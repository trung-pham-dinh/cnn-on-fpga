==> flow/design.v <==
`timescale 1ns / 1ps
module load_weight(
clk, rst,
load_start,
weight_size,  
load_end,
weight_end,
weight0,
weight1,
weight2,
weight3,
BRAM_clk,
BRAM_en,
BRAM_rst,
BRAM_din,
BRAM_wen,
BRAM_0_addr,
BRAM_0_dout,
BRAM_1_addr,
BRAM_1_dout,
BRAM_2_addr,
BRAM_2_dout,
BRAM_3_addr,
BRAM_3_dout
    );
    parameter BRAM_ADDR_BIT = 32;
    parameter BRAM_WIDTH = 32;
    parameter WEIGHT_WIDTH = 8;
    parameter BRAM_BYTE = BRAM_ADDR_BIT/8;
    localparam STATE_IDLE = 0;
    localparam STATE_LOAD = 1;
    input                           clk,rst;
    input                           load_start;
    input  [BRAM_ADDR_BIT-1:0]      weight_size;
    output reg                      load_end;
    output [9*WEIGHT_WIDTH-1:0]     weight0;
    output [9*WEIGHT_WIDTH-1:0]     weight1;
    output [9*WEIGHT_WIDTH-1:0]     weight2;
    output [9*WEIGHT_WIDTH-1:0]     weight3;
    output                          weight_end;
    output                          BRAM_clk,BRAM_en,BRAM_rst;
    output [BRAM_WIDTH-1:0]         BRAM_din;
    output [BRAM_BYTE-1:0]          BRAM_wen;
    output reg [BRAM_ADDR_BIT-1:0]  BRAM_0_addr;
    input  [BRAM_WIDTH-1:0]         BRAM_0_dout;
    output reg [BRAM_ADDR_BIT-1:0]  BRAM_1_addr;
    input  [BRAM_WIDTH-1:0]         BRAM_1_dout;
    output reg [BRAM_ADDR_BIT-1:0]  BRAM_2_addr;
    input  [BRAM_WIDTH-1:0]         BRAM_2_dout;
    output reg [BRAM_ADDR_BIT-1:0]  BRAM_3_addr;
    input  [BRAM_WIDTH-1:0]         BRAM_3_dout;
    reg                             state;
    reg                             addr_inc;
    reg     [1:0]                   addr_offset[0:3];
    wire                            load_done;
    reg [WEIGHT_WIDTH-1:0]          weight0_reg [0:8];
    reg [WEIGHT_WIDTH-1:0]          weight1_reg [0:8];
    reg [WEIGHT_WIDTH-1:0]          weight2_reg [0:8];
    reg [WEIGHT_WIDTH-1:0]          weight3_reg [0:8];
    reg                             weight_vld;
    reg     [3:0]                   weight_index;
    integer i;
    assign BRAM_clk = clk;
    assign BRAM_en = 1;
    assign BRAM_rst = 0; 
    assign BRAM_din = 0;
    assign BRAM_wen = 0;
    assign load_done = (weight_index == 7 || weight_index == 8);
    assign weight0 = {weight0_reg[0], weight0_reg[1], weight0_reg[2], weight0_reg[3], weight0_reg[4], weight0_reg[5], weight0_reg[6], weight0_reg[7], weight0_reg[8]};
    assign weight1 = {weight1_reg[0], weight1_reg[1], weight1_reg[2], weight1_reg[3], weight1_reg[4], weight1_reg[5], weight1_reg[6], weight1_reg[7], weight1_reg[8]};
    assign weight2 = {weight2_reg[0], weight2_reg[1], weight2_reg[2], weight2_reg[3], weight2_reg[4], weight2_reg[5], weight2_reg[6], weight2_reg[7], weight2_reg[8]};
    assign weight3 = {weight3_reg[0], weight3_reg[1], weight3_reg[2], weight3_reg[3], weight3_reg[4], weight3_reg[5], weight3_reg[6], weight3_reg[7], weight3_reg[8]};
    assign weight_end = (weight_size-1 == BRAM_0_addr);
    always@(posedge clk) begin
        if(rst) begin
            state <= STATE_IDLE;
            addr_inc <= 0;
            load_end <= 0;
        end
        else begin
            case(state)
                STATE_IDLE: begin
                    if(load_start) begin
                        state <= STATE_LOAD;
                        addr_inc <= 1;
                    end
                    else load_end <= 0;
                end
                STATE_LOAD: begin
                    if(load_done) begin
                        state <= STATE_IDLE;
                        addr_inc <= 0;
                        load_end <= 1;
                    end
                end
            endcase
        end
    end
    always@(posedge clk) begin
        if(rst) begin
            weight_vld <= 0;
        end
        else begin
            weight_vld <= addr_inc;
        end
    end
    always@(posedge clk) begin
        if(rst) begin
            BRAM_0_addr <= 0;
            BRAM_1_addr <= 0;
            BRAM_2_addr <= 0;
            BRAM_3_addr <= 0;
        end
        else begin
            if(addr_inc) begin
                BRAM_0_addr <= BRAM_0_addr + 1;
                BRAM_1_addr <= BRAM_1_addr + 1;
                BRAM_2_addr <= BRAM_2_addr + 1;
                BRAM_3_addr <= BRAM_3_addr + 1;
            end
        end
    end
    always@(posedge clk) begin
        if(rst) begin
            addr_offset[0] <= 0;
            addr_offset[1] <= 0;
            addr_offset[2] <= 0;
            addr_offset[3] <= 0;
        end
        else begin
            addr_offset[0] <= BRAM_0_addr[1:0];
            addr_offset[1] <= BRAM_1_addr[1:0];
            addr_offset[2] <= BRAM_2_addr[1:0];
            addr_offset[3] <= BRAM_3_addr[1:0];
        end
    end
    always@(posedge clk) begin
        if(rst) begin
            for(i=0; i < 9; i=i+1) begin
                weight0_reg[i] <= 0;
                weight1_reg[i] <= 0;
                weight2_reg[i] <= 0;
                weight3_reg[i] <= 0;
            end
            weight_index <= 0;
        end
        else begin
            if(weight_vld) begin
                weight_index <= (weight_index == 8)? 0:weight_index+1;
                weight0_reg[weight_index] <= BRAM_0_dout[{addr_offset[0],3'b0} +: 8];
                weight1_reg[weight_index] <= BRAM_1_dout[{addr_offset[1],3'b0} +: 8];
                weight2_reg[weight_index] <= BRAM_2_dout[{addr_offset[2],3'b0} +: 8];
                weight3_reg[weight_index] <= BRAM_3_dout[{addr_offset[3],3'b0} +: 8];
            end
        end
    end
endmodule
=== From RTL to reports: load_weight ===
What the tools print for load_weight, step after step.
Lines are those of the file above, counted from 1.
Not given: --

* Top: load_weight
* Clock: clk
* Library: sky130hd
* Corner: tt_025C_1v80

=== Elaborated design ===
Counts by Yosys on the flattened word-level netlist (proc, flatten, opt, wreduce). Print and check cells are left out. Cells with the same type and inputs are merged into one.
Yosys's memory passes give these memory sizes; they may raise the number of words (mostly to a power of two), join words into wider ones and drop unused or constant bits.

* Multiplexer cells: 23
* Reductions and logical operators: 3
* Magnitude comparators: 0
* Shift-type cells: 4
* Bitwise gates (word level): 1
* Div/mod/pow operators: 0
* Equal/unequal tests: 6
* Add/sub/neg operators: 6
* Multiply operators: 0

{| class="wikitable"
|+ Operators with widths
! cell !! number
|-
| 32-bit by 1-bit adder with 32-bit output (second input constant) || 4
|-
| 32-bit by 6-bit indexed select with 8-bit output || 4
|-
| 8-bit 2-to-1 mux || 8
|-
| 32-bit by 1-bit subtractor with 32-bit output (second input constant) || 1
|-
| 32-bit == test || 1
|-
| 4-bit 2-to-1 mux || 3
|-
| 1-bit 2-to-1 mux || 9
|-
| 1-bit parallel mux with 2-bit select || 3
|-
| 2-bit inequality test (second input constant) || 2
|-
| 2-bit AND reduction || 2
|-
| 4-bit by 1-bit adder with 4-bit output (second input constant) || 1
|-
| 4-bit by 3-bit == test with 1-bit output (second input constant) || 1
|-
| 4-bit == test (second input constant) || 1
|-
| 2-bit by 1-bit inequality test with 1-bit output (second input constant) || 1
|-
| 1-bit logical OR || 1
|-
| 1-bit inverter || 1
|}

* Input port bits: 163
* Bits in writable memories: 512
* Register bits after elaboration: 144
* Output and inout port bits: 457
* Bits in latches: 0
* Memory cells: 4
* Word-level cells: 60
* Memory bits (read-only): 0

{| class="wikitable"
|+ Memory list
! memory !! depth !! bits a word !! line !! source
|-
| weight0_reg || 16 || 8 || 56 || <nowiki>reg [WEIGHT_WIDTH-1:0]          weight0_reg [0:8];</nowiki>
|-
| weight1_reg || 16 || 8 || 57 || <nowiki>reg [WEIGHT_WIDTH-1:0]          weight1_reg [0:8];</nowiki>
|-
| weight2_reg || 16 || 8 || 58 || <nowiki>reg [WEIGHT_WIDTH-1:0]          weight2_reg [0:8];</nowiki>
|-
| weight3_reg || 16 || 8 || 59 || <nowiki>reg [WEIGHT_WIDTH-1:0]          weight3_reg [0:8];</nowiki>
|}

=== Depth ===
Yosys ltp: most cells in a row. Word level: on the elaborated netlist, between registers, memories and ports. Mapped: between sequential cells and ports; inverters and the memories' decode and read muxes count.

* Depth after elaboration: 4
* ABC_AREA: 0
* Depth in mapped cells: 9

=== After synthesis ===
Source: synth_stat.txt of the flow (Yosys; design flattened, memories mapped). It holds for the ABC_AREA given above (unset counts as 0); a run with the other value may have another netlist.

{| class="wikitable"
|+ Cell types
! cell !! number !! total area (um^2)
|-
| sky130_fd_sc_hd__edfxtp_1 || 288 || 8.65E+03
|-
| sky130_fd_sc_hd__dfxtp_1 || 144 || 2.88E+03
|-
| sky130_fd_sc_hd__nor2_1 || 432 || 1.62E+03
|-
| sky130_fd_sc_hd__xor2_1 || 84 || 735.706
|-
| sky130_fd_sc_hd__xnor2_1 || 72 || 630.605
|-
| sky130_fd_sc_hd__mux2i_1 || 38 || 380.365
|-
| sky130_fd_sc_hd__mux2_2 || 32 || 360.346
|-
| sky130_fd_sc_hd__nand2_1 || 96 || 360.346
|-
| sky130_fd_sc_hd__buf_4 || 40 || 300.288
|-
| sky130_fd_sc_hd__clkbuf_1 || 69 || 258.998
|-
| sky130_fd_sc_hd__nand3_1 || 43 || 215.206
|-
| sky130_fd_sc_hd__nand4_1 || 28 || 175.168
|-
| sky130_fd_sc_hd__and3_1 || 27 || 168.912
|-
| sky130_fd_sc_hd__o21ai_1 || 32 || 160.154
|-
| sky130_fd_sc_hd__or3_1 || 23 || 143.888
|-
| sky130_fd_sc_hd__ha_1 || 9 || 112.608
|-
| sky130_fd_sc_hd__nor3_1 || 21 || 105.101
|-
| sky130_fd_sc_hd__a21oi_1 || 20 || 100.096
|}

Other cell types: 38; their cells: 153.

* Cell area after synthesis: 18366.4 um^2
* Mapped flip-flops: 432
* Buffer cells: 115
* Sequential part of the area: 11531.1 um^2
* Cells in the netlist: 1651

Appendix: measured runs

Design load_weight on sky130hd. What follows are 2 stored runs of the flow, each under its own settings; their order means nothing. The constraints put input and output delay at 20% of the set period each and load the outputs with 0.01 pF.
"time used up by the worst setup path": the worst setup path's part of the clock period (all of it between registers, 20% less for each end at a port) less its slack. A launch clock that arrives late makes it longer, a capture clock that arrives late makes it shorter.
"total power of the final layout" is the tool's figure for a default switching activity; nothing was simulated.

=== Flow run 1 ===
{| class="wikitable"
! Setting !! Value
|-
| period_ns || 5.26
|-
| CORE_UTILIZATION || 30
|-
| SETUP_SLACK_MARGIN || 0.44
|-
| PLACE_DENSITY_LB_ADDON || 0.16
|-
| HOLD_SLACK_MARGIN || 0.03
|-
| GPL_TIMING_DRIVEN || 1
|-
| CTS_CLUSTER_DIAMETER || 201
|-
| CAP_MARGIN || 10
|-
| CORE_MARGIN || 2
|-
| SLEW_MARGIN || 20
|-
! Result !! Value
|-
| Time used up by the worst setup path || 2.72 ns
|-
| Kind of the worst setup path || input -> output
|-
| Area of the die || 63217.0 um^2
|-
| Final worst hold slack || 0.482 ns
|-
| Worst setup slack after layout || 0.437 ns
|-
| Mapped cell area after synthesis || 18366.4 um^2
|-
| Total power of the final layout || 0.007982 W
|-
| Total negative slack on setup checks || 0.000 ns
|-
| Utilization in the final report || 0.447
|}

=== Flow run 2 ===
{| class="wikitable"
! Setting !! Value
|-
| period_ns || 6.92
|-
| CORE_UTILIZATION || 22
|-
| PLACE_DENSITY_LB_ADDON || 0.19
|-
| CORE_ASPECT_RATIO || 0.93
|-
| GPL_TIMING_DRIVEN || 1
|-
| GPL_ROUTABILITY_DRIVEN || 1
|-
| MIN_ROUTING_LAYER || met1
|-
| MAX_ROUTING_LAYER || met4
|-
| CAP_MARGIN || 20
|-
| CORE_MARGIN || 2
|-
| SLEW_MARGIN || 20
|-
! Result !! Value
|-
| Utilization in the final report || 0.326
|-
| Final worst hold slack || 0.462 ns
|-
| Time used up by the worst setup path || 3.79 ns
|-
| Kind of the worst setup path || input -> output
|-
| Area of the die || 85812.3 um^2
|-
| Total negative slack on setup checks || 0.000 ns
|-
| Total power of the final layout || 0.00612 W
|-
| Mapped cell area after synthesis || 18366.4 um^2
|-
| Worst setup slack after layout || 0.357 ns
|}
