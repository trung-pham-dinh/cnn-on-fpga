==> flow/design.v <==
`timescale 1ns / 1ps
module in_addr_gen(
clk,rst,
stride,
width,
channel,
addr_inc,
addr_r0, addr_r1, addr_r2,
channel_end_out
    );
    parameter BRAM_ADDR_BIT = 32;
    input clk, rst, addr_inc;
    input [11:0]width, channel;
    input [2:0] stride;
    output reg [BRAM_ADDR_BIT-1:0]addr_r0, addr_r1, addr_r2;
    output reg channel_end_out;
    reg [11:0]col_cnt;
    reg [11:0]row_cnt;
    reg [11:0]channel_cnt;
    wire row_end,channel_end,img_end;
    assign row_end = width < col_cnt+ 3 + stride;
    assign channel_end = width < row_cnt+ 3 + stride;
    assign img_end = channel_cnt==channel-1;
    always@(posedge clk) begin
        if(rst) begin
            col_cnt <= 0;
        end
        else if(addr_inc)begin
            if(row_end) begin
                col_cnt <= 0;
            end
            else begin
                col_cnt <= col_cnt+stride;
            end
        end
    end
    always@(posedge clk) begin
        if(rst) begin
            row_cnt <= 0;
        end
        else if(addr_inc)begin
            if(row_end) begin
                if(channel_end) begin
                    row_cnt <= 0;
                end
                else begin
                    row_cnt <= row_cnt+stride;
                end
            end
        end
    end
    always@(posedge clk) begin
        if(rst) begin
            channel_cnt <= 0;
        end
        else if(addr_inc)begin
            if(row_end & channel_end) begin
                if(img_end) begin
                    channel_cnt <= 0;
                end
                else begin
                    channel_cnt <= channel_cnt+1;
                end
            end
        end
    end
    always@(posedge clk) begin
        if(rst) begin
            addr_r0<=0;
            addr_r1<= width;
            addr_r2<= {width, 1'b0};
            channel_end_out <= 0;
        end
        else if(addr_inc)begin
            if(img_end & channel_end & row_end) begin
                addr_r0<=0;
                addr_r1<= width;
                addr_r2<= {width, 1'b0};
                channel_end_out <= 1;
            end
            else if(channel_end & row_end) begin
                if(stride == 4) begin
                    if(width - row_cnt-3 == 0)begin
                        addr_r0<=addr_r0 -col_cnt + {width, 1'b0} + (width );
                        addr_r1<=addr_r1 -col_cnt + {width, 1'b0} + (width );
                        addr_r2<=addr_r2 -col_cnt + {width, 1'b0} + (width );
                        channel_end_out <= 1;
                    end
                    else if (width - row_cnt-3 == 1) begin
                        addr_r0<=addr_r0 -col_cnt + {width, 1'b0} + (width << 1 );
                        addr_r1<=addr_r1 -col_cnt + {width, 1'b0} + (width << 1 );
                        addr_r2<=addr_r2 -col_cnt + {width, 1'b0} + (width << 1 );
                        channel_end_out <= 1;
                    end
                    else if (width - row_cnt-3 == 2) begin
                        addr_r0<=addr_r0 + (width-col_cnt) + {width, 1'b0} + (width << 1 );
                        addr_r1<=addr_r1 + (width-col_cnt) + {width, 1'b0} + (width << 1 );
                        addr_r2<=addr_r2 + (width-col_cnt) + {width, 1'b0} + (width << 1 );
                        channel_end_out <= 1;
                    end 
                    else begin
                        addr_r0<=addr_r0 -col_cnt + {width, 1'b0} + (width << 2 );
                        addr_r1<=addr_r1 -col_cnt + {width, 1'b0} + (width << 2 );
                        addr_r2<=addr_r2 -col_cnt + {width, 1'b0} + (width << 2 );
                        channel_end_out <= 1;
                    end
                end
                else begin
                    addr_r0<=addr_r0 -col_cnt + {width, 1'b0} + (width << (width - row_cnt-3));
                    addr_r1<=addr_r1 -col_cnt + {width, 1'b0} + (width << (width - row_cnt-3));
                    addr_r2<=addr_r2 -col_cnt + {width, 1'b0} + (width << (width - row_cnt-3));
                    channel_end_out <= 1;
                end
            end
            else if(row_end) begin
                if(stride == 4) begin
                    addr_r0<= addr_r0 - col_cnt + (width<<2);
                    addr_r1<= addr_r1 - col_cnt + (width<<2);
                    addr_r2<= addr_r2 - col_cnt + (width<<2);
                end
                else begin
                    addr_r0<= addr_r0 - col_cnt + (width<<(stride -1));
                    addr_r1<= addr_r1 - col_cnt + (width<<(stride -1));
                    addr_r2<= addr_r2 - col_cnt + (width<<(stride -1));
                end
            end
            else begin
                addr_r0<=addr_r0+stride;
                addr_r1<=addr_r1+stride;
                addr_r2<=addr_r2+stride;
                channel_end_out <= 0;
            end
        end
    end
endmodule
`timescale 1ns / 1ps
module load_activation(
clk, rst,
stride,width,channel,
load_start,
activate0,activate1,activate2,
done,
channel_end,
BRAM_clk,
BRAM_en,
BRAM_rst,
BRAM_din,
BRAM_wen,
BRAM_0_addr,
BRAM_0_dout,
BRAM_1_addr,
BRAM_1_dout,
    );
    parameter BRAM_ADDR_BIT = 32;
    parameter BRAM_WIDTH = 32;
    parameter WEIGHT_WIDTH = 8;
    parameter BRAM_BYTE = BRAM_ADDR_BIT/8;
    localparam STATE_IDLE = 0;
    localparam STATE_WAIT = 1;
    localparam STATE_LOAD_2 = 2;
    localparam STATE_LOAD_1 = 3;
    input clk,rst,load_start;
    input [11:0]width,channel;
    input [2:0]stride;
    output reg done;
    output [3*WEIGHT_WIDTH-1:0]activate0,activate1,activate2;
    output wire channel_end;
    output                          BRAM_clk,BRAM_en,BRAM_rst;
    output [BRAM_WIDTH-1:0]         BRAM_din;
    output [BRAM_BYTE-1:0]          BRAM_wen;
    output [BRAM_ADDR_BIT-1:0]      BRAM_0_addr,BRAM_1_addr;
    input  [BRAM_WIDTH-1:0]         BRAM_0_dout,BRAM_1_dout;
    reg [1:0]state;
    reg [9*WEIGHT_WIDTH-1:0]activate;
    reg [1:0]cnt[0:1];
    reg addr_inc;
    reg switch_addr;
    reg [1:0]addr_offset[0:1];
    wire [BRAM_ADDR_BIT-1:0] addr_r0, addr_r1, addr_r2;
    assign BRAM_clk = clk;
    assign BRAM_en = 1;
    assign BRAM_rst = 0;
    assign BRAM_din = 0;
    assign BRAM_wen = 0;
    assign BRAM_0_addr = (~switch_addr)? (addr_r0 + cnt[0]):(addr_r2 + cnt[0]);
    assign BRAM_1_addr = addr_r1 + cnt[0];
    assign activate0 = activate[0 +:24];
    assign activate1 = activate[24+:24];
    assign activate2 = activate[48+:24];
    in_addr_gen #(.BRAM_ADDR_BIT(BRAM_ADDR_BIT))gen_addr
                (.clk(clk), .rst(rst),
                .stride(stride),
                .width(width),
                .channel(channel),
                .addr_inc(addr_inc),
                .addr_r0(addr_r0), .addr_r1(addr_r1), .addr_r2(addr_r2), .channel_end_out(channel_end));
    always@(posedge clk) begin
        if(rst) begin
            cnt[0] <= 0;
            switch_addr <= 0;
        end
        else if(state!=STATE_IDLE)begin
            if(cnt[0] == 2) begin
                cnt[0] <= 0;
                switch_addr <= ~switch_addr;
            end
            else begin
                cnt[0] <= (cnt[0] == 2)? 0:cnt[0]+1;
            end
        end
        else begin
            cnt[0] <= 0;
        end
    end
    always@(posedge clk) begin
        if(rst) begin
            cnt[1] <= 0;
        end
        else begin
            cnt[1] <= cnt[0];
        end
    end
    always@(posedge clk) begin
        if(rst) begin
            state <= STATE_IDLE;
            activate<= 0;
            addr_inc <= 0;
            done <= 0;
        end
        else begin
            case(state)
                STATE_IDLE: begin
                    if(load_start) begin
                        state <= STATE_WAIT;
                        done <= 0;
                    end
                    addr_inc <= 0;
                end
                STATE_WAIT: begin
                    state <= STATE_LOAD_2;
                end
                STATE_LOAD_2: begin
                    activate[{(2'd2 - cnt[1]), 3'b0} +:8] <= BRAM_0_dout[{addr_offset[0],3'b0}+:8];
                    activate[({(2'd2 - cnt[1]), 3'b0}+24) +:8] <= BRAM_1_dout[{addr_offset[1],3'b0}+:8];
                    if(cnt[1] == 2) begin
                        state <= STATE_LOAD_1;
                    end
                end
                STATE_LOAD_1: begin
                    activate[({(2'd2 - cnt[1]), 3'b0}+48) +:8] <= BRAM_0_dout[{addr_offset[0],3'b0}+:8];
                    if(cnt[1] == 2) begin
                        state <= STATE_IDLE;
                        addr_inc <= 1;
                        done <= 1;
                    end
                end
            endcase
        end
    end
    always@(posedge clk) begin
        if(rst) begin
            addr_offset[0] <= 0;
            addr_offset[1] <= 0;
        end
        else begin
            addr_offset[0] <= BRAM_0_addr[1:0];
            addr_offset[1] <= BRAM_1_addr[1:0];
        end
    end
endmodule
Step by step through the tools: load_activation. The steps from the RTL of load_activation to its reports follow in flow order. Line numbers count from 1 in the design file above. Operators carry their Yosys type and port widths (W data, S select, Z words). Library cell names are shortened. A cell with -- has no value.

Design top: load_activation. Clock port: clk. Standard-cell library: sky130hd. Corner: tt_025C_1v80.

Word-level counts. Source: Yosys, flattened and elaborated. Widths are those after wreduce. Registers that Yosys merges into a memory's read port (data or address) are not register bits. Print and check cells do not count. Equal cells are merged and count once.

For $add $sub $neg the number is 58. Magnitude comparators: 2. Eq/ne operators: 13. The figure for shift operators is 10. Mux-type cells: 44. For bitwise operators the number is 14. For reduce/logical cells the number is 15.

Operators with widths (count): $mux W32 (25); $add A32 B13 Y32 (12); $add A32 B32 Y32 (9); $and A72 B72 Y72 (3); $or A72 B72 Y72 (3); $not A72 Y72 (3); $shift A8 B33 Y72 (3); $shift A8 B33 Y72 const A (3); $add A32 B14 Y32 (6); $add A32 B3 Y32 (5); $pmux W72 S2 (1); $add A32 B12 Y32 (3); $sub A32 B12 Y32 (3); $add A32 B2 Y32 (3); $lt A12 B32 Y1 (2); $shl A12 B32 Y32 (2); $shiftx A32 B6 Y8 (2); $mux W12 (5); $neg A5 Y33 (1); $neg A6 Y33 (1); $neg A7 Y33 (1); $eq A12 B32 Y1 (1); $eq A32 B1 Y1 const B (1); $sub A32 B2 Y32 const B (1); $eq A32 B2 Y1 const B (1); $logic_not A32 Y1 (1); $sub A12 B12 Y13 (2); $add A12 B2 Y13 const B (2).

Not listed: further kinds 28, cells in them 51.

Register bits after elaboration: 218. For output and inout port bits the number is 177. The entry for word-level cells reads 174.

Longest topological paths. Longest topological path by Yosys (ltp), each cell counted once; first at word level (registers and memories cut), then after technology mapping (sequential cells cut; the memories' decode and read muxes count).

Depth in word-level cells: 12. For ABC_AREA the number is 0. Under depth in mapped cells stands 46. The entry for gate-level depth less buffers reads 45.

After synthesis. The flow's flattened synthesis, as Yosys stat reports it; memories are mapped. The netlist is that of the ABC_AREA named above (0 if unset); the other value can give another one.

Cell types: ha_1 (count 631, area in all 7.9E+03 um2); xnor2_1 (count 579, area in all 5.07E+03 um2); dfxtp_1 (count 194, area in all 3.88E+03 um2); a21oi_1 (count 626, area in all 3.13E+03 um2); o21ai_0 (count 535, area in all 2.68E+03 um2); nor2_1 (count 671, area in all 2.52E+03 um2); nand2_1 (count 636, area in all 2387.29 um2); xor2_1 (count 214, area in all 1.87E+03 um2); inv_1 (count 444, area in all 1.67E+03 um2); fa_1 (count 72, area in all 1.44E+03 um2); a21o_1 (count 180, area in all 1.35E+03 um2); nand3_1 (count 211, area in all 1.06E+03 um2); clkbuf_1 (count 279, area in all 1.05E+03 um2); nor3_1 (count 208, area in all 1.04E+03 um2); a211oi_1 (count 120, area in all 900.864 um2); o211ai_1 (count 109, area in all 818.285 um2); mux2i_1 (count 81, area in all 810.778 um2); edfxtp_1 (count 24, area in all 720.691 um2).

Not listed: further types 103, cells in them 1729.

The figure for cells in the netlist is 7543. Mapped area: 53369.9 um2. Area of sequential cells: 4604.4 um2. The entry for flip-flops reads 218. For buffers the number is 374.

By module: a second synthesis without flattening, with its own total; a netlist apart from the flattened one above.

The figure for cells (unflattened synthesis) is 7293. The entry for area total of the unflattened synthesis reads 51872.2 um2.

Rows give one instance, submodules left out.

By module: in_addr_gen #(BRAM_ADDR_BIT=32) (instances 1, cells 6562, area 45782.7 um2, seq. area 2902.8 um2); load_activation (instances 1, cells 731, area 6089.6 um2, seq. area 1701.6 um2).

Add stored flow runs of load_activation

Design load_activation on sky130hd. What follows are 2 stored runs of the flow, each under its own settings; their order means nothing. The constraints put input and output delay at 20% of the set period each and load the outputs with 0.01 pF. "achieved period" = clock period - worst setup slack. The figure is calculated, with input and output delays left at 20% of the set period. By "critical path time" is meant the share of the clock period that the worst setup path is allowed (20% is reserved at inputs, 20% at outputs), minus its slack. Clock arrival times at its registers enter into it. "total design power": no workload was simulated; the value follows from the tool's default switching activity.

Entry A has these settings: period_ns 13.3; CORE_UTILIZATION 45; CAP_MARGIN 20; CORE_MARGIN 2; SLEW_MARGIN 20. For the critical path time the run shows 8.93 ns. Worst setup path kind: input port to flip-flop. The overall die area reads 121372.0 um2. The setup slack of the worst path reads 1.710 ns. The final setup TNS stands at 0.000 ns. For the post-route utilization the run shows 49.7 %. The lowest hold slack is 0.481 ns. The total design power is 5428 µW. The achieved period is 11.590 ns. The measured post-synthesis cell area is 53369.9 um2. The standard-cell area after layout reads 58574.9 um2.

Entry B has these settings: period_ns 9.11; CORE_UTILIZATION 46; PLACE_DENSITY_LB_ADDON 0.22; CORE_MARGIN 3; TNS_END_PERCENT 75; CTS_CLUSTER_DIAMETER 381; CAP_MARGIN 20; SLEW_MARGIN 20. For the critical path time the run shows 7.02 ns. Worst setup path kind: input port to flip-flop. The overall die area reads 120145.0 um2. The setup slack of the worst path reads 0.264 ns. The final setup TNS stands at 0.000 ns. For the post-route utilization the run shows 58.0 %. The lowest hold slack is 0.470 ns. The total design power is 9162 µW. The achieved period is 8.846 ns. The measured post-synthesis cell area is 53369.9 um2. The standard-cell area after layout reads 66630.2 um2.
