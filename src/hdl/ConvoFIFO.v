==> flow/design.v <==
`timescale 1ns / 1ps
module ConvoFIFO(
    clk,
    rst,
    ren,
    wen,
    in,
    row_len,
    stride,
    out2,
    out1,
    out0,
    load_done,
    empty,
    full,
    cnt
    );
parameter WIDTH = 8;
parameter ADDR_BIT = 5;
localparam DEPTH = 2**ADDR_BIT;
input   wire                    clk;
input   wire                    rst;
input   wire                    ren;
input   wire                    wen;
input   wire    [WIDTH-1:0]     in;
input   wire    [ADDR_BIT-1:0]  row_len;
input   wire    [2:0]           stride;
output  reg     [3*WIDTH-1:0]   out2;
output  reg     [3*WIDTH-1:0]   out1;
output  reg     [3*WIDTH-1:0]   out0;
output  wire                    load_done;
output  wire                    empty;
output  wire                    full;
output  reg     [ADDR_BIT:0]    cnt;  
reg [WIDTH-1:0]      mem [DEPTH-1:0];
reg  [ADDR_BIT:0]  outAddr22;
wire [ADDR_BIT-1:0]  outAddr21;
wire [ADDR_BIT-1:0]  outAddr20;
wire [ADDR_BIT-1:0]  outAddr12;
wire [ADDR_BIT-1:0]  outAddr11;
wire [ADDR_BIT-1:0]  outAddr10;
wire [ADDR_BIT-1:0]  outAddr02;
wire [ADDR_BIT-1:0]  outAddr01;
wire [ADDR_BIT-1:0]  outAddr00;
reg [ADDR_BIT:0]   inAddr;
integer i;
assign empty = (inAddr == outAddr22);
assign full = (inAddr[ADDR_BIT-1:0] == outAddr22[ADDR_BIT-1:0]) & (inAddr[ADDR_BIT] != outAddr22[ADDR_BIT]);
assign load_done = (inAddr[ADDR_BIT-1:0] == (outAddr02+row_len));
always @(posedge clk) begin
    if(rst) begin
        cnt <= 0;
    end
	else if((!empty && ren)&&(!full && wen)) begin
		cnt <= (cnt>=stride)? cnt-stride+1 : 1;
	end
    else if(!empty && ren) begin
        cnt <= (cnt>=stride)? cnt-stride : 0;
    end
    else if(!full && wen) begin
        cnt <= cnt+1;
    end
end
always @(posedge clk) begin
    if(rst) begin
        for(i = 0; i < DEPTH; i = i + 1) begin
            mem[i] <= 0;
        end
        inAddr <= 0;
    end
    else if(!full && wen) begin
        mem[inAddr[ADDR_BIT-1:0]] <= in;
        inAddr <= inAddr + 1;
    end
end
assign outAddr21 = outAddr22 + 2'b1;
assign outAddr20 = outAddr22 + 2'b10;
assign outAddr12 = outAddr22 + row_len;
assign outAddr11 = outAddr12 + 2'b1;
assign outAddr10 = outAddr12 + 2'b10;
assign outAddr02 = outAddr12 + row_len;
assign outAddr01 = outAddr02 + 2'b1;
assign outAddr00 = outAddr02 + 2'b10;
always @(posedge clk) begin
    if(rst) begin
        outAddr22 <=0;
    end
    else begin
        if(!empty && ren) begin
            outAddr22 <= (inAddr - outAddr22 >= stride)? (outAddr22 + stride) : inAddr;
            out2[3*WIDTH-1:2*WIDTH] <= mem[outAddr22[ADDR_BIT-1:0]];
            out2[2*WIDTH-1:1*WIDTH] <= mem[outAddr21];
            out2[1*WIDTH-1:0]       <= mem[outAddr20];
            out1[3*WIDTH-1:2*WIDTH] <= mem[outAddr12];
            out1[2*WIDTH-1:1*WIDTH] <= mem[outAddr11];
            out1[1*WIDTH-1:0]       <= mem[outAddr10];
            out0[3*WIDTH-1:2*WIDTH] <= mem[outAddr02];
            out0[2*WIDTH-1:1*WIDTH] <= mem[outAddr01];
            out0[1*WIDTH-1:0]       <= mem[outAddr00];
        end
    end
end
endmodule
### Reports on ConvoFIFO

The steps from the RTL of ConvoFIFO to its reports follow in flow order.
Line numbers count from 1 in the design file above.
Operators carry their Yosys type and port widths (W data, S select, Z words).
Not given: n/a

| inputs | value |
|---|---|
| top module | ConvoFIFO |
| clock input | clk |
| standard-cell library | sky130hd |
| timing corner | tt_025C_1v80 |

### Word-level counts

Counts by Yosys on the flattened word-level netlist (proc, flatten, opt, wreduce; memories kept). Register bits leave out memories and registers merged into their read ports (data or address). Print and check cells are left out. Cells with the same type and inputs are merged into one.
Memory sizes are those after Yosys's memory passes, which may raise the word count (mostly to a power of two), join words into wider ones and drop unused or constant bits.

| operators by class | value |
|---|---|
| reductions and logical operators | 7 |
| $lt $le $gt $ge | 2 |
| mux-type cells | 13 |
| bitwise logic cells | 2 |
| add/sub/neg operators | 15 |
| equality and inequality tests | 4 |

Operators by type and width:

| cell | count |
|---|---|
| $mux W6 | 6 |
| $add A6 B1 Y6 const B | 3 |
| $mux W8 | 2 |
| $add A5 B1 Y5 const B | 3 |
| $add A5 B2 Y5 const B | 3 |
| $add A5 B5 Y5 | 3 |
| $ge A6 B3 Y1 | 2 |
| $eq A5 B5 Y1 | 2 |
| $mux W5 | 2 |
| $add A6 B3 Y6 | 1 |
| $sub A6 B3 Y6 | 1 |
| $sub A6 B6 Y6 | 1 |
| $eq A6 B6 Y1 | 1 |
| $logic_and A1 B1 Y1 | 3 |
| $reduce_bool A3 Y1 | 1 |
| $mux W1 | 3 |
| $logic_not A1 Y1 | 2 |
| $reduce_and A2 Y1 | 1 |
| $ne A1 B1 Y1 | 1 |
| $and A1 B1 Y1 | 1 |
| $not A1 Y1 | 1 |

| storage and ports | value |
|---|---|
| memories | 1 |
| register bits | 18 |
| memory bits (writable) | 256 |
| cells after elaboration | 47 |

Memories:

| name | words | width | line | source |
|---|---|---|---|---|
| mem | 32 | 8 | 35 | `reg [WIDTH-1:0]      mem [DEPTH-1:0];` |

### Logic depth

Longest topological path by Yosys (ltp), each cell counted once; first at word level (registers and memories cut), then after technology mapping (sequential cells cut; the memories' decode and read muxes count).

| depth | value |
|---|---|
| depth in word-level cells | 7 |
| ABC_AREA | 0 |
| depth in mapped cells | 19 |
| depth with buffers taken out | 13 |

### After synthesis

The flow's flattened synthesis, as Yosys stat reports it; memories are mapped. The netlist is that of the ABC_AREA named above (0 if unset); the other value can give another one.
The area totals of this step are shown rounded.

| mapped netlist | value |
|---|---|
| sequential area | 10000 um^2 |
| mapped area | 30000 um^2 |
| mapped cells | 2163 |
| flip-flops | 346 |

Cell types:

| cell | count |
|---|---|
| sky130_fd_sc_hd__edfxtp_1 | 328 |
| sky130_fd_sc_hd__mux4_2 | 415 |
| sky130_fd_sc_hd__mux2_2 | 250 |
| sky130_fd_sc_hd__mux2i_1 | 178 |
| sky130_fd_sc_hd__and2_1 | 264 |
| sky130_fd_sc_hd__ha_1 | 37 |
| sky130_fd_sc_hd__clkbuf_1 | 99 |
| sky130_fd_sc_hd__dfxtp_1 | 18 |
| sky130_fd_sc_hd__nor2_1 | 88 |
| sky130_fd_sc_hd__o21ai_0 | 62 |
| sky130_fd_sc_hd__buf_2 | 49 |
| sky130_fd_sc_hd__mux2_1 | 20 |
| sky130_fd_sc_hd__xnor2_1 | 23 |
| sky130_fd_sc_hd__nand2_1 | 48 |
| sky130_fd_sc_hd__a21oi_1 | 32 |
| sky130_fd_sc_hd__buf_1 | 35 |
| sky130_fd_sc_hd__xor2_1 | 15 |
| sky130_fd_sc_hd__xnor2_2 | 8 |

Other cell types: 44; their cells: 194.

### Path before layout

Source: OpenSTA report_checks on the synthesized netlist (no wires, ideal clock, input and output delay 20% of the period each), path of least setup slack; recovery checks are left aside. Register names are those of the netlist, which keeps one name where synthesis merged equal registers.

| timing after synthesis | value |
|---|---|
| path type | in2out |
| start | input row_len[0] |
| end | output load_done |
| path delay | 4.242 ns |
| input delay | 1.420 ns |
| required time | 5.680 ns |
| arrival time | 5.662 ns |
| driving pins on the path | 16 |
| output delay | 1.420 ns |
| setup slack | 0.018 ns |
| clock period | 7.1 ns |
| period reached after synthesis | 7.082 ns |

"path delay" = arrival - input delay + setup time.
At an output port there is no setup time.
"driving pins on the path": output pins that drive a net of the path, with the launching flip-flop's if there is one; two outputs of one cell count as two.
"period reached after synthesis" is the clock period less the worst setup slack; recovery checks do not enter. This is arithmetic on one report: input and output delays are still those of the set period (20% each).
Between the ends stands the longest chain of elaborated cells between them, by number of cells; it is not shown to be the way that was timed. Of several equally long chains one is given.
Each line given opens the expression or statement behind the cell; cells for indexed reads and writes are added by Yosys, which also makes memories of some case tables.

| between the ends, after synthesis | value |
|---|---|
| path through | sky130_fd_sc_hd__ha_1 sky130_fd_sc_hd__fa_1 sky130_fd_sc_hd__xor2_1 sky130_fd_sc_hd__buf_2 sky130_fd_sc_hd__buf_1 sky130_fd_sc_hd__ha_1 sky130_fd_sc_hd__or2_1 sky130_fd_sc_hd__and2_1 sky130_fd_sc_hd__xor2_1 sky130_fd_sc_hd__buf_2 sky130_fd_sc_hd__buf_2 sky130_fd_sc_hd__ha_1 sky130_fd_sc_hd__a21oi_1 sky130_fd_sc_hd__xnor3_1 sky130_fd_sc_hd__xnor2_1 sky130_fd_sc_hd__nor3_1 |
| length of the longest elaborated chain | 4 |

Ends and longest elaborated chain, after synthesis:

| what | line | source |
|---|---|---|
| start: declaration | 26 | `input   wire    [ADDR_BIT-1:0]  row_len;` |
| $add A5 B5 Y5 | 78 | `assign outAddr12 = outAddr22 + row_len;` |
| $add A5 B5 Y5 | 81 | `assign outAddr02 = outAddr12 + row_len;` |
| $add A5 B5 Y5 | 49 | `assign load_done = (inAddr[ADDR_BIT-1:0] == (outAddr02+row_len));` |
| $eq A5 B5 Y1 | 49 |  |
| end: declaration | 31 | `output  wire                    load_done;` |

### Worst path after layout

Path of least setup slack in the final report of run 1 (OpenROAD, finished layout, wires in). Where an end is a register, its clock arrival counts in the times.

| timing post-layout | value |
|---|---|
| path type | in2out |
| start | input row_len[0] |
| end | output load_done |
| input delay | 1.67 ns |
| arrival time | 5.93 ns |
| setup slack | 0.76 ns |
| output delay | 1.67 ns |
| required time | 6.69 ns |
| driving pins on the path | 14 |
| clock period | 8.36 ns |

Between the ends stands the longest chain of elaborated cells between them, by number of cells; it is not shown to be the way that was timed. Of several equally long chains one is given.

| between the ends, post-layout | value |
|---|---|
| path through | sky130_fd_sc_hd__clkdlybuf4s50_1 sky130_fd_sc_hd__ha_1 sky130_fd_sc_hd__fa_2 sky130_fd_sc_hd__xor2_4 sky130_fd_sc_hd__ha_1 sky130_fd_sc_hd__or2_1 sky130_fd_sc_hd__and2_1 sky130_fd_sc_hd__xor2_2 sky130_fd_sc_hd__ha_1 sky130_fd_sc_hd__a21oi_1 sky130_fd_sc_hd__xnor3_1 sky130_fd_sc_hd__xnor2_1 sky130_fd_sc_hd__nor3_1 sky130_fd_sc_hd__clkdlybuf4s50_1 |
| length of the longest elaborated chain | 4 |

Ends and longest elaborated chain, post-layout:

| what | line | source |
|---|---|---|
| start: declaration | 26 | `input   wire    [ADDR_BIT-1:0]  row_len;` |
| $add A5 B5 Y5 | 78 | `assign outAddr12 = outAddr22 + row_len;` |
| $add A5 B5 Y5 | 81 | `assign outAddr02 = outAddr12 + row_len;` |
| $add A5 B5 Y5 | 49 | `assign load_done = (inAddr[ADDR_BIT-1:0] == (outAddr02+row_len));` |
| $eq A5 B5 Y1 | 49 |  |
| end: declaration | 31 | `output  wire                    load_done;` |

Ticket comment

Measured data: module ConvoFIFO, platform sky130hd, 2 stored runs of the flow under differing settings, order arbitrary. Input and output delays are each 20% of the period that was set; the output load is 0.01 pF.
By "total power of the final layout" is meant OpenSTA's value without simulated activity: inputs other than the clock are taken to toggle once in ten clock periods, and the tool carries that through the logic.
Results are given in rounded form.
A setting shown as . is not set for that run.
Among the results, . means that no value is shown for the run.

| setting or result | run 1 | run 2 |
|---|---|---|
| period_ns | 8.36 | 7.92 |
| CORE_UTILIZATION | 51 | 63 |
| CAP_MARGIN | 20 | 20 |
| CORE_MARGIN | 2 | 2 |
| SLEW_MARGIN | 20 | 20 |
| PLACE_DENSITY_LB_ADDON | . | 0.25 |
| CORE_ASPECT_RATIO | . | 0.56 |
| ABC_AREA | . | 1 |
| GPL_TIMING_DRIVEN | . | 0 |
| GPL_ROUTABILITY_DRIVEN | . | 1 |
| CTS_CLUSTER_DIAMETER | . | 390 |
| standard-cell area after layout (um^2) | 33000 | . |
| area of the die (um^2) | 61000 | . |
| worst hold slack (ns) | 0.61 | . |
| total power of the final layout (W) | 0.016 | . |
| worst slack on setup checks (ns) | 0.76 | . |
| setup total negative slack (ns) | 0.000 | . |
| post-synthesis cell area (um^2) | 30000 | . |

Run 2: unfinished; error GRT-0116 in routing
